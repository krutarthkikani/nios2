==> flow/design.v <==
module nios_2 (
input clk,
input rst,
input enable,   
input  [31:0] inst_fetch,
output wire [7:0] prog_count_o,
output wire        data_mem_wr_o,     
output wire        data_mem_rd_o,     
output wire [31:0] data_mem_addr_o,   
output wire [31:0] data_mem_wdata_o   
);
wire  [7:0] prog_count_c;
wire  [5:0] opcode_c;   
wire [31:0] immi_val_c;   
wire  [4:0] rega_addr_c;  
wire  [4:0] regb_addr_c;  
wire  [4:0] regc_addr_c;  
wire [31:0] alu_op_c;   
wire  [1:0] alu_opr_c;  
wire        mem_op_c;        
reg [31:0] reg_mem [31:0];
reg  [7:0] prog_count;
reg  [5:0] opcode_ex;    
reg  [5:0] opcode_mem;   
reg [31:0] immi_val;     
reg [31:0] regA;         
reg [31:0] regB;         
reg [31:0] regC;         
reg [31:0] regA_mem;     
reg [31:0] regB_mem;     
reg [31:0] regC_mem;     
reg [31:0] alu_op;       
reg        i_type;       
reg        j_type;       
reg        r_type;       
assign prog_count_o = prog_count;
assign prog_count_c = (enable) ? (prog_count + 8'h01) : prog_count;
assign opcode_c = inst_fetch[5:0];
assign i_type_c = ( (opcode_c == 6'h04) |
                    (opcode_c == 6'h15) |
                    (opcode_c == 6'h16) |
                    (opcode_c == 6'h17));
assign j_type_c = (opcode_c == 6'h06);
assign r_type_c = ( (opcode_c == 6'h3a) |
                    (opcode_c == 6'h31));
assign rega_addr_c = {5{(i_type_c | r_type_c)}} & inst_fetch[31:27];
assign regb_addr_c = {5{(i_type_c | r_type_c)}} & inst_fetch[26:22];
assign regc_addr_c = {5{r_type_c}} & inst_fetch[21:17];
assign immi_val_c = {32{i_type_c}} & {inst_fetch[21],15'h00, inst_fetch[21:6]} |
                    {32{j_type_c}} & {5'h00,inst_fetch[31:6]};
assign alu_opr_c = {2{((opcode_ex == 6'h31) | 
                       (opcode_ex == 6'h15) | 
                       (opcode_ex == 6'h17))}} & 2'b01 |
                   {2{(opcode_ex == 6'h3A)}} & 2'b11;
assign alu_op_c = {31{(alu_opr_c == 2'b01) & i_type}} & (regA + immi_val) |
                  {31{(alu_opr_c == 2'b01) & r_type}} & (regA + regB)     |
                  {31{(alu_opr_c == 2'b11) & i_type}} & (regA * immi_val) |
                  {31{(alu_opr_c == 2'b11) & r_type}} & (regA * regB);
assign mem_op_c         = (data_mem_rd_o | data_mem_wr_o);
assign data_mem_rd_o    = (opcode_mem == 6'h17);
assign data_mem_wr_o    = (opcode_mem == 6'h15);
assign data_mem_addr_o  = {32{mem_op_c}} & alu_op;
assign data_mem_wdata_o = {32{mem_op_c}} & regB_mem;
always @ (posedge clk or negedge rst)
begin
  if(!rst) 
  begin
    reg_mem[0]    <= #1 'h00;
    reg_mem[1]    <= #1 'h00;
    reg_mem[2]    <= #1 'h02;
    reg_mem[3]    <= #1 'h00;
    reg_mem[4]    <= #1 'h00;
    reg_mem[5]    <= #1 'h08;
    reg_mem[6]    <= #1 'h07;
    reg_mem[7]    <= #1 'h06;
    reg_mem[8]    <= #1 'h05;
    reg_mem[9]    <= #1 'h00;
    prog_count    <= #1 8'h00;
    immi_val      <= #1 32'h00;
    regA          <= #1 32'h00;
    regB          <= #1 32'h00;
    regC          <= #1 32'h00;
    regA_mem      <= #1 32'h00;
    regB_mem      <= #1 32'h00;
    regC_mem      <= #1 32'h00;
    opcode_ex     <= #1 'h00;
    opcode_mem    <= #1 'h00;
    i_type        <= #1 'b0;
    j_type        <= #1 'b0;
    r_type        <= #1 'b0;
    alu_op        <= #1 32'h0000;
  end
  else
  begin
     regA       <= #1 reg_mem[rega_addr_c];
     regB       <= #1 reg_mem[regb_addr_c];
     regC       <= #1 reg_mem[regc_addr_c];
     regA_mem   <= #1 regA;
     regB_mem   <= #1 regB;
     regC_mem   <= #1 regC;
     prog_count <= #1 prog_count_c;
     immi_val   <= #1 immi_val_c;
     opcode_ex  <= #1 opcode_c;
     opcode_mem <= #1 opcode_ex;
     i_type     <= #1 i_type_c;
     j_type     <= #1 j_type_c;
     r_type     <= #1 r_type_c;
     alu_op     <= #1 alu_op_c;
  end
end
endmodule
# From RTL to reports: nios_2
# The steps from the RTL of nios_2 to its reports follow in flow order.
# Line numbers count from 1 in the design file above.
# Library cell names are shortened.
inputs:
  design: "nios_2"
  clock: "clk"
  cell_library: "sky130hd"
  corner: "tt_025C_1v80"

# Word-level counts
# Source: Yosys, flattened and elaborated. Widths are those after wreduce; folded enables and synchronous resets count as part of the registers. Registers that Yosys merges into a memory's read port (data or address) are not register bits. Print and check cells do not count. Equal cells are merged and count once.
op_classes:
  addsub: 3
  multipliers: 2
  equal: 77
  mux: 2
  n_logic: 27
  n_reduce_logical: 4
ops:
  columns: ["op", "count"]
  rows:
  - ["32-bit by 32-bit multiplier with 32-bit output", 2]
  - ["32-bit parallel mux with 28-bit select", 2]
  - ["5-bit == test (second input constant)", 32]
  - ["31-bit by 32-bit bitwise AND with 32-bit output", 4]
  - ["32-bit OR", 4]
  - ["32-bit bitwise AND", 3]
  - ["5-bit by 4-bit == test with 1-bit output (second input constant)", 16]
  - ["32-bit adder", 2]
  - ["6-bit by 5-bit == test with 1-bit output (second input constant)", 7]
  - ["5-bit by 3-bit == test with 1-bit output (second input constant)", 8]
  - ["32-bit by 26-bit bitwise AND with 32-bit output", 1]
  - ["6-bit == test (second input constant)", 4]
  - ["5-bit by 2-bit == test with 1-bit output (second input constant)", 4]
  - ["6-bit by 3-bit == test with 1-bit output (second input constant)", 2]
  - ["5-bit by 1-bit == test with 1-bit output (second input constant)", 2]
  - ["5-bit bitwise AND", 2]
  - ["5-bit zero test", 2]
  - ["5-bit OR reduction", 2]
  - ["1-bit OR", 8]
  - ["8-bit by 1-bit adder with 8-bit output (second input constant)", 1]
  - ["1-bit bitwise AND", 4]
  - ["1-bit by 2-bit OR with 2-bit output", 1]
  - ["2-bit by 1-bit == test with 1-bit output (second input constant)", 1]
  - ["2-bit == test (second input constant)", 1]
word_totals:
  register_bits: 182
  input_bits: 35
  out_inout_bits: 74
  word_cells: 125

# Longest topological paths
# Yosys ltp: most cells in a row. Word level: on the elaborated netlist, between registers, memories and ports. Mapped: between sequential cells and ports; inverters and the memories' decode and read muxes count.
depth:
  ltp_word: 10
  abc_area: 0
  ltp_mapped: 23

# After synthesis
# The flow's flattened synthesis, as Yosys stat reports it; memories are mapped. The netlist is that of the ABC_AREA named above (0 if unset); the other value can give another one.
# Totals and module areas in this step are rounded.
synth_totals:
  mapped_cells: 1072
  area_mm2: 0.01014
  flip_flops: 91
  buf_cells: 57
by_type:
  columns: ["type", "count", "type_area_um2"]
  rows:
  - ["ha_1", 223, 2.79E+03]
  - ["dfrtp_1", 91, 2.28E+03]
  - ["fa_1", 53, 1.06E+03]
  - ["and2_1", 131, 819.536]
  - ["inv_1", 114, 427.91]
  - ["xnor2_1", 33, 289.027]
  - ["nand2_1", 67, 251.491]
  - ["xor2_1", 28, 245.235]
  - ["buf_4", 29, 217.709]
  - ["a21oi_1", 37, 185.178]
  - ["nor2_1", 46, 172.666]
  - ["o21ai_0", 29, 145.139]
  - ["nor2b_1", 22, 137.632]
  - ["a21o_1", 17, 127.622]
  - ["clkbuf_1", 28, 105.101]
  - ["o22ai_1", 13, 81.328]
  - ["nand3_1", 15, 75.072]
  - ["nand4_1", 11, 68.816]
# Other cell types: 40; their cells: 85.

# Path before layout
# OpenSTA on the mapped netlist: ideal clock, no wires. The path of least setup slack (recovery checks aside). Input and output delay are each 20% of the period. Register names are those of the netlist, which keeps one name where synthesis merged equal registers.
synth_timing:
  path_kind: "register -> register"
  startpoint: "reg regA[1]"
  endpoint: "reg alu_op[30]"
  clock_period_ps: 6110
  setup_time_ps: 132
  t_first_pin_ps: 0
  t_arrival_ps: 5672
  path_slack_ps: 306
  delay_ps: 5804
  driving_pins: 24
  synth_period_reached_ps: 5804
# "delay_ps" is the arrival time less input delay plus setup time.
# "driving_pins": output pins that drive a net of the path, with the launching flip-flop's if there is one; two outputs of one cell count as two.
# "synth_period_reached_ps" = period - worst setup slack (recovery checks aside). The figure is calculated, with input and output delays left at 20% of the set period.
# The rows between start and end are the longest chain of elaborated cells between them; the timing report does not say that the signal goes this way. Where chains are equally long, one stands for them.
# Each line given opens the expression or statement behind the cell; cells for indexed reads and writes are added by Yosys, which also makes memories of some case tables.
synth_via:
  cell_sequence: "dfrtp_1 > clkbuf_1 > clkbuf_1 > nand2_1 > fa_1 > inv_1 > ha_1 > ha_1 > ha_1 > ha_1 > inv_1 > fa_1 > inv_1 > fa_1 > ha_1 > ha_1 > inv_1 > o221ai_1 > a31o_1 > a21o_1 > o31a_1 > a221oi_1 > xnor2_1 > nor2_1"
  elab_chain_len: 5
synth_lines:
  columns: ["element", "line_no", "source"]
  rows:
  - ["start, declared", 26, "reg [31:0] regA;"]
  - ["start, assigned", 80, "regA          <= #1 32'h00;"]
  - ["start, assigned", 95, "regA       <= #1 reg_mem[rega_addr_c];"]
  - ["32-bit adder", 55, "assign alu_op_c = {31{(alu_opr_c == 2'b01) & i_type}} & (regA + immi_val) |"]
  - ["31-bit by 32-bit bitwise AND with 32-bit output", 55, null]
  - ["32-bit OR (3 in a row)", 55, null]
  - ["end, assigned", 91, "alu_op        <= #1 32'h0000;"]
  - ["end, assigned", 108, "alu_op     <= #1 alu_op_c;"]
  - ["end, declared", 32, "reg [31:0] alu_op;"]

# Timing after layout
# Path of least setup slack in the final report of flow run 1 (OpenROAD, finished layout, wires in). Where an end is a register, its clock arrival counts in the times.
# The path's times are printed in steps of 10 ps; the period is the one set.
layout_timing:
  path_kind: "register -> register"
  startpoint: "reg regA[1]"
  endpoint: "reg alu_op[30]"
  clock_period_ps: 5850
  setup_time_ps: 130
  t_first_pin_ps: 370
  t_arrival_ps: 5800
  path_slack_ps: 290
  driving_pins: 20
# The rows between start and end are the longest chain of elaborated cells between them; the timing report does not say that the signal goes this way. Where chains are equally long, one stands for them.
layout_via:
  cell_sequence: "dfrtp_2 > buf_12 > and2_1 > fa_1 > ha_1 > ha_1 > ha_1 > ha_1 > ha_1 > fa_1 > ha_1 > ha_1 > a21oi_2 > o211ai_1 > a31o_1 > a21o_1 > o31a_1 > a221oi_2 > xnor2_1 > nor2_1"
  elab_chain_len: 5
layout_lines:
  columns: ["element", "line_no", "source"]
  rows:
  - ["start, declared", 26, "reg [31:0] regA;"]
  - ["start, assigned", 80, "regA          <= #1 32'h00;"]
  - ["start, assigned", 95, "regA       <= #1 reg_mem[rega_addr_c];"]
  - ["32-bit adder", 55, "assign alu_op_c = {31{(alu_opr_c == 2'b01) & i_type}} & (regA + immi_val) |"]
  - ["31-bit by 32-bit bitwise AND with 32-bit output", 55, null]
  - ["32-bit OR (3 in a row)", 55, null]
  - ["end, assigned", 91, "alu_op        <= #1 32'h0000;"]
  - ["end, assigned", 108, "alu_op     <= #1 alu_op_c;"]
  - ["end, declared", 32, "reg [31:0] alu_op;"]

# nios_2 through Yosys and OpenROAD on sky130hd: 2 stored runs, unordered, with their settings and measured results. The constraints put input and output delay at 20% of the set period each and load the outputs with 0.01 pF.
# "clock_period_reached_ps": clock period set for the run, less the worst setup slack. It is reckoned from that one timing run; input and output delays stay at 20% of the period that was set.
# "critical_path_time_ps" is the time allowed to the run's worst setup path (the clock period less input and output delay, where it has them) less its slack. Clock arrival times count: a late capture clock shortens it, a late launch clock lengthens it.
# "design_power_uw" rests on the timing tool's default activity at the inputs, not on a simulated workload.
# "critical_path_time_ps" is known to 10 ps.
# Measured values are rounded.
runs:
  - name: "flow run 1"
    settings:
      period_ns: 5.85
      CORE_UTILIZATION: 20
      SETUP_SLACK_MARGIN: 0.01
      PLACE_DENSITY_LB_ADDON: 0.07
      HOLD_SLACK_MARGIN: 0.02
      CORE_ASPECT_RATIO: 1.46
      GPL_TIMING_DRIVEN: 1
      MIN_ROUTING_LAYER: "met2"
      CAP_MARGIN: 20
      CORE_MARGIN: 2
      SLEW_MARGIN: 20
    results:
      critical_path_time_ps: 5560
      worst_setup_path_type: "register -> register"
      yosys_chip_area_mm2: 0.01014
      design_power_uw: 1522
      finalCellArea_mm2: 0.01233
      design.die.area_mm2: 0.05257
      timing.setup.ws_ps: 291
      setup_tns_ps: 0
      hold_ws_ps: 409
      clock_period_reached_ps: 5559
      final_util_frac: 0.246
  - name: "flow run 2"
    settings:
      period_ns: 6.08
      CORE_UTILIZATION: 62
      CELL_PAD_IN_SITES_DETAIL_PLACEMENT: 0
      GPL_TIMING_DRIVEN: 0
      MAX_ROUTING_LAYER: "met4"
      CAP_MARGIN: 20
      CORE_MARGIN: 2
      SLEW_MARGIN: 20
    results:
      critical_path_time_ps: 5880
      worst_setup_path_type: "register -> register"
      clock_period_reached_ps: 5878
      design_power_uw: 1447
      hold_ws_ps: 403
      yosys_chip_area_mm2: 0.01014
      finalCellArea_mm2: 0.01186
      setup_tns_ps: 0
      final_util_frac: 0.744
      timing.setup.ws_ps: 202
      design.die.area_mm2: 0.0174
